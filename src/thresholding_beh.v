==> flow/design.v <==
`timescale 1 ns/1 ns
module Tresholding(Go, P_Addr, P_Data, B_Addr, I_RW, I_En, O_RW, O_En, Done, T_Out, Clk, Rst);
	input Go;
	input [(8-1):0] P_Data;
	output reg [(17-1):0] P_Addr, B_Addr;
	output reg [(8-1):0] T_Out;
	output reg I_RW, I_En, O_RW, O_En, Done;
	input Clk, Rst;
	parameter S0 = 4'b0000, S1 = 4'b0001, S2 = 4'b0010, S3 = 4'b0011, 
		S4 = 4'b0100, S5 = 4'b0101, S6a = 4'b0110, S6 = 4'b0111, 
		S7 = 4'b1000, S8 = 4'b1001, S9 = 4'b1010, S10a = 4'b1011, 
		S10 = 4'b1100, S11 = 4'b1101, S12 = 4'b1110;
	reg [3:0] State;
	reg [16:0] Val;
	reg [4:0] G_Addr;
	reg [5:0] MaskGaussian [0:24]; 
	integer X, Y, I, J;
	initial begin
		MaskGaussian[0] <= 1;MaskGaussian[1] <= 4;MaskGaussian[2] <= 7;MaskGaussian[3] <= 4;MaskGaussian[4] <= 1;
		MaskGaussian[5] <= 4;MaskGaussian[6] <= 16;MaskGaussian[7] <= 26;MaskGaussian[8] <= 16;MaskGaussian[9] <= 4;
		MaskGaussian[10] <= 7;MaskGaussian[11] <= 26;MaskGaussian[12] <= 41;MaskGaussian[13] <= 26;MaskGaussian[14] <= 7;
		MaskGaussian[15] <= 4;MaskGaussian[16] <= 16;MaskGaussian[17] <= 26;MaskGaussian[18] <= 16;MaskGaussian[19] <= 4;
		MaskGaussian[20] <= 1;MaskGaussian[21] <= 4;MaskGaussian[22] <= 7;MaskGaussian[23] <= 4;MaskGaussian[24] <= 1;	
	end
	always @(posedge Clk) begin
		if(Rst == 1'b1) begin
			P_Addr <= {17{1'b0}};
			B_Addr <= {17{1'b0}};
			G_Addr <= {5{1'b0}};
			I_RW <= 1'b0;
			I_En <= 1'b0;
			O_RW <= 1'b0;
			O_En <= 1'b0;
			Done <= 1'b0;
			State <= S0;
			Val <= 0;
			T_Out <= 17'b0;
			X <= 0;
			Y <= 0;
			I <= 0;
			J <= 0;
		end
		else begin
			P_Addr <= {17{1'b0}};
			B_Addr <= {17{1'b0}};
			G_Addr <= {5{1'b0}};
			I_RW <= 1'b0;
			I_En <= 1'b0;
			O_RW <= 1'b0;
			O_En <= 1'b0;
			Done <= 1'b0;
			T_Out <= 17'b0;
			case(State)
				S0: begin
					if (Go == 1'b1)
						State <= S1;
					else
						State <= S0;
				end
				S1: begin
					Y <= 0;
					State <= S2;
				end
				S2: begin
					if (Y < 320) begin
						X <= 0;
						State <= S3;
					end
					else
						State <= S12;
				end
				S3: begin
					if (X < 240) begin
						Val <= 0;
						I <= -2;
						State <= S4;
					end
					else
						State <= S11;
				end
				S4: begin
					if (I <= 2) begin
						J <= -2;
						State <= S5;
					end
					else
						State <= S9;
				end
				S5: begin
					if (J <= 2) begin
						P_Addr <= 240*(Y+I)+(X+J);
						I_RW <= 0;
						I_En <= 1;
						State <= S6a;
					end
					else
						State <= S8;
				end
				S6a: begin
					G_Addr <= (I+2)*5 + (J+2);
					State <= S6;
				end
				S6: begin
					if (Y+I >= 0 && Y+I < 320 && X+J >= 0 && X+J < 240) begin
						Val <= Val + P_Data*MaskGaussian[G_Addr];
					end
					State <= S7;
				end
				S7: begin
					J <= J + 1;
					State <= S5;
				end
				S8: begin
					I <= I + 1;
					State <= S4;
				end
				S9: begin
					Val <= Val/256;
					P_Addr <= Y*240 + X;
					I_RW <= 0;
					I_En <= 1;
					State <= S10a;
				end
				S10a: begin
					State <= S10;
				end
				S10: begin
					T_Out <= (P_Data < Val)? 255 : 0;
					B_Addr <= Y*240 + X;
					O_RW <= 1;
					O_En <= 1;
					X <= X + 1;
					State <= S3;
				end
				S11: begin
					Y <= Y + 1; 
					State <= S2;
				end
				S12: begin
					Done <= 1;
					State <= S0;
				end
			endcase
		end
	end
endmodule
* Step by step through the tools: Tresholding
Tool output for the design above, in the order of the flow. Line numbers count from 1 in the design file above. Library cell names are shortened. A cell with n/a has no value.
Design: top Tresholding, clock Clk, library sky130hd, library corner tt_025C_1v80

* Word-level counts
Source: Yosys, flattened and elaborated, memories not mapped. Widths are those after wreduce. Print and check cells do not count. Memory sizes are those after Yosys's memory passes, which may raise the word count (mostly to a power of two), join words into wider ones and drop unused or constant bits.
Word-level totals: ROM bits 150, input port bits 11, output and inout port bits 47, elaborated cells 99, clocked read ports x word width 6, bits in registers 194, memories 1
Memory list:
- MaskGaussian | depth 25, width 6, read ports 1, write ports 0, RTL line 16 | reg [5:0] MaskGaussian [0:24];
Cells by class: multiply operators 4, muxes and demuxes 24, reduce/logical cells 17, bitwise operators 2, add/subtract/negate cells 12, equal/unequal tests 18, magnitude comparators 9
Operators by type and width (count):
- 32-bit parallel mux with 2-bit select | 4
- 32-bit by 5-bit multiplier with 13-bit output (second input constant) | 1
- 5-bit by 32-bit multiplier with 13-bit output (first input constant) | 1
- 32-bit by 2-bit adder with 32-bit output (second input constant) | 4
- 32-bit by 4-bit multiplier with 5-bit output (second input constant) | 1
- 32-bit two-way mux | 3
- 8-bit by 6-bit multiplier with 14-bit output | 1
- 32-bit by 1-bit >= comparator with 1-bit output (second input constant) | 2
- 32-bit by 10-bit less-than comparator with 1-bit output (second input constant) | 2
- 32-bit by 3-bit <= comparator with 1-bit output (second input constant) | 2
- 32-bit adder | 2
- 32-bit by 9-bit less-than comparator with 1-bit output (second input constant) | 2
- 4-bit parallel mux with 14-bit select | 1
- 17-bit parallel mux with 3-bit select | 1
- 17-bit two-way mux | 3
- 17-bit adder | 2
- 17-bit parallel mux with 2-bit select | 1
- 32-bit by 3-bit adder with 32-bit output (second input constant) | 1
- 4-bit equality test (second input constant) | 7
- 17-bit by 14-bit adder with 17-bit output | 1
- 8-bit by 17-bit less-than comparator with 1-bit output | 1
- 4-bit by 3-bit equality test with 1-bit output (second input constant) | 4
- 4-bit two-way mux | 4
- 14-bit nonzero test | 1
- 2-bit inequality test (second input constant) | 4
- 2-bit nonzero test | 4
- 4-bit by 2-bit equality test with 1-bit output (second input constant) | 2
- 8-bit two-way mux | 1
Not listed: further kinds 13, cells in them 23.

* Longest topological paths
Longest topological path by Yosys (ltp), each cell counted once; first at word level (registers and memories cut), then after technology mapping (sequential cells cut; the memories' decode and read muxes count).
Logic depth: depth in word-level cells 7, ABC_AREA 1, depth in mapped cells 34, mapped depth without buffers 34

* Synthesis result
Yosys stat after the flow's synthesis: flattened, memories mapped to cells. It holds for the ABC_AREA given above (unset counts as 0); a run with the other value may have another netlist. Totals and module areas in this step are rounded.
Cells by type (count):
- dfxtp_1 | 204
- nand2_1 | 953
- ha_1 | 190
- inv_1 | 631
- fa_1 | 76
- a21oi_1 | 228
- nor2_1 | 286
- xor2_1 | 94
- nand3_1 | 151
- o21ai_0 | 102
- nor3_1 | 82
- nand4_1 | 61
- xnor2_1 | 40
- nor4_1 | 38
- clkbuf_1 | 53
- a31oi_1 | 19
- o21bai_1 | 14
- nand3b_1 | 13
Not listed: further types 43, cells in them 163.
Mapped netlist: flip-flop cells 204, buffer cells 71, mapped cells 3398, chip area (Yosys) 21320 µm²

* Path before layout
Path of least setup slack by OpenSTA after synthesis, without wires, with an ideal clock, recovery checks aside; 20% of the period is set as input and as output delay. Where synthesis merged equal registers, the netlist keeps one of their names.
Path after synthesis: kind register to register, start point register I[0], end point register P_Addr[16], data arrival time 5.303 ns, period 5.66 ns, path delay 5.373 ns, required time 5.590 ns, launch time at the first pin 0.000 ns, driving pins on the path 33, path slack 0.286 ns, synthesis period reached 5.374 ns
"path delay" = arrival - input delay + setup time. "driving pins on the path" counts driving pins, that of a launching flip-flop among them; a cell with two outputs on the path counts twice. "synthesis period reached" = period - worst setup slack (recovery checks aside). The figure is calculated, with input and output delays left at 20% of the set period. Between the ends stands the longest chain of elaborated cells between them, by number of cells; it is not shown to be the way that was timed. Of several equally long chains one is given. A line is the first line of the expression or statement that the cell stems from. Yosys adds cells for indexed reads and writes and turns some case tables into memories. At most two assigning lines are given for a register; there are more.
On the way, after synthesis: path through dfxtp_1 > ha_1 > inv_1 > fa_1 > inv_1 > nand3_1 > nand3_1 > xnor2_1 > inv_1 > ha_1 > ha_1 > inv_1 > xor2_1 > fa_1 > inv_1 > ha_1 > a21oi_1 > nor2_1 > o21ai_0 > nand2_1 > nand2_1 > nand2_1 > a21oi_1 > xor2_1 > ha_1 > nand2_1 > nor2_1 > nand2_1 > o211ai_1 > a31oi_1 > nand3b_1 > nand3_1 > a21oi_1, length of the longest elaborated chain 5
Ends and longest elaborated chain, after synthesis:
- from (decl) | RTL line 17 | integer X, Y, I, J;
- from (assign) | RTL line 75 | I <= -2;
- from (assign) | RTL line 114 | I <= I + 1;
- 32-bit adder | RTL line 91 | P_Addr <= 240*(Y+I)+(X+J);
- 5-bit by 32-bit multiplier with 13-bit output | RTL line 91
- 17-bit adder | RTL line 91
- 17-bit two-way mux | RTL line 90 | if (J <= 2) begin
- 17-bit parallel mux with 2-bit select | RTL line 53 | case(State)
- to (assign) | RTL line 91
- to (assign) | RTL line 119 | P_Addr <= Y*240 + X;
- to (decl) | RTL line 5 | output reg [(17-1):0] P_Addr, B_Addr;

* Timing after layout
Path of least setup slack in the final report of run A (OpenROAD, finished layout, wires in). Where an end is a register, its clock arrival counts in the times.
Path after layout: kind register to register, start point register I[0], end point register P_Addr[16], data arrival time 5.85 ns, required time 5.06 ns, path slack -0.79 ns, driving pins on the path 29, period 4.56 ns, launch time at the first pin 0.57 ns
Between the ends stands the longest chain of elaborated cells between them, by number of cells; it is not shown to be the way that was timed. Of several equally long chains one is given. At most two assigning lines are given for a register; there are more.
On the way, after layout: path through dfxtp_4 > ha_4 > inv_2 > fa_2 > xnor2_4 > ha_4 > inv_2 > fa_1 > fa_1 > inv_2 > ha_4 > inv_4 > buf_4 > o31ai_4 > nand3_1 > nand2_2 > a21oi_2 > o21ai_2 > xor2_4 > inv_2 > ha_4 > nand2_4 > nor2_2 > nand2_1 > o211ai_1 > a31oi_1 > nand3b_1 > nand3_2 > a21oi_2, length of the longest elaborated chain 5
Ends and longest elaborated chain, after layout:
- from (decl) | RTL line 17 | integer X, Y, I, J;
- from (assign) | RTL line 75 | I <= -2;
- from (assign) | RTL line 114 | I <= I + 1;
- 32-bit adder | RTL line 91 | P_Addr <= 240*(Y+I)+(X+J);
- 5-bit by 32-bit multiplier with 13-bit output | RTL line 91
- 17-bit adder | RTL line 91
- 17-bit two-way mux | RTL line 90 | if (J <= 2) begin
- 17-bit parallel mux with 2-bit select | RTL line 53 | case(State)
- to (assign) | RTL line 91
- to (assign) | RTL line 119 | P_Addr <= Y*240 + X;
- to (decl) | RTL line 5 | output reg [(17-1):0] P_Addr, B_Addr;

FLOW RESULTS
============

Record of 2 stored runs of the RTL-to-layout flow on Tresholding, platform sky130hd. The runs are unordered. Constraints: input delay and output delay 20% of the set period each, output load 0.01 pF.
"worst setup path time": the worst setup path's part of the clock period (all of it between registers, 20% less for each end at a port) less its slack. A launch clock that arrives late makes it longer, a capture clock that arrives late makes it shorter.
"power" rests on the timing tool's default activity at the inputs, not on a simulated workload.
Results are given in rounded form.
[run A] settings: period_ns=4.56, CORE_UTILIZATION=56, SETUP_SLACK_MARGIN=-0.26, PLACE_DENSITY_LB_ADDON=0.24, CELL_PAD_IN_SITES_GLOBAL_PLACEMENT=0, ABC_AREA=1, CTS_CLUSTER_DIAMETER=189, SLEW_MARGIN=35, CAP_MARGIN=20, CORE_MARGIN=2
[run A] result: chip area after synthesis (Yosys) 21320 µm², die area 39650 µm², standard-cell area of the final layout 25540 µm², worst setup slack after layout -0.794 ns, total negative slack -4.785 ns, worst hold slack 0.420 ns, power 0.004563 W, worst setup path time 5.35 ns, worst setup path kind register to register
[run B] settings: period_ns=4.16, CORE_UTILIZATION=36, SETUP_SLACK_MARGIN=0.57, TNS_END_PERCENT=45, GPL_ROUTABILITY_DRIVEN=1, CAP_MARGIN=20, SLEW_MARGIN=25, MIN_ROUTING_LAYER=met2, MAX_ROUTING_LAYER=met5, CORE_MARGIN=2
[run B] result: chip area after synthesis (Yosys) 17830 µm², die area 51330 µm², standard-cell area of the final layout 25080 µm², worst setup slack after layout -1.040 ns, total negative slack -11.72 ns, worst hold slack 0.439 ns, power 0.005134 W, worst setup path time 5.20 ns, worst setup path kind register to register
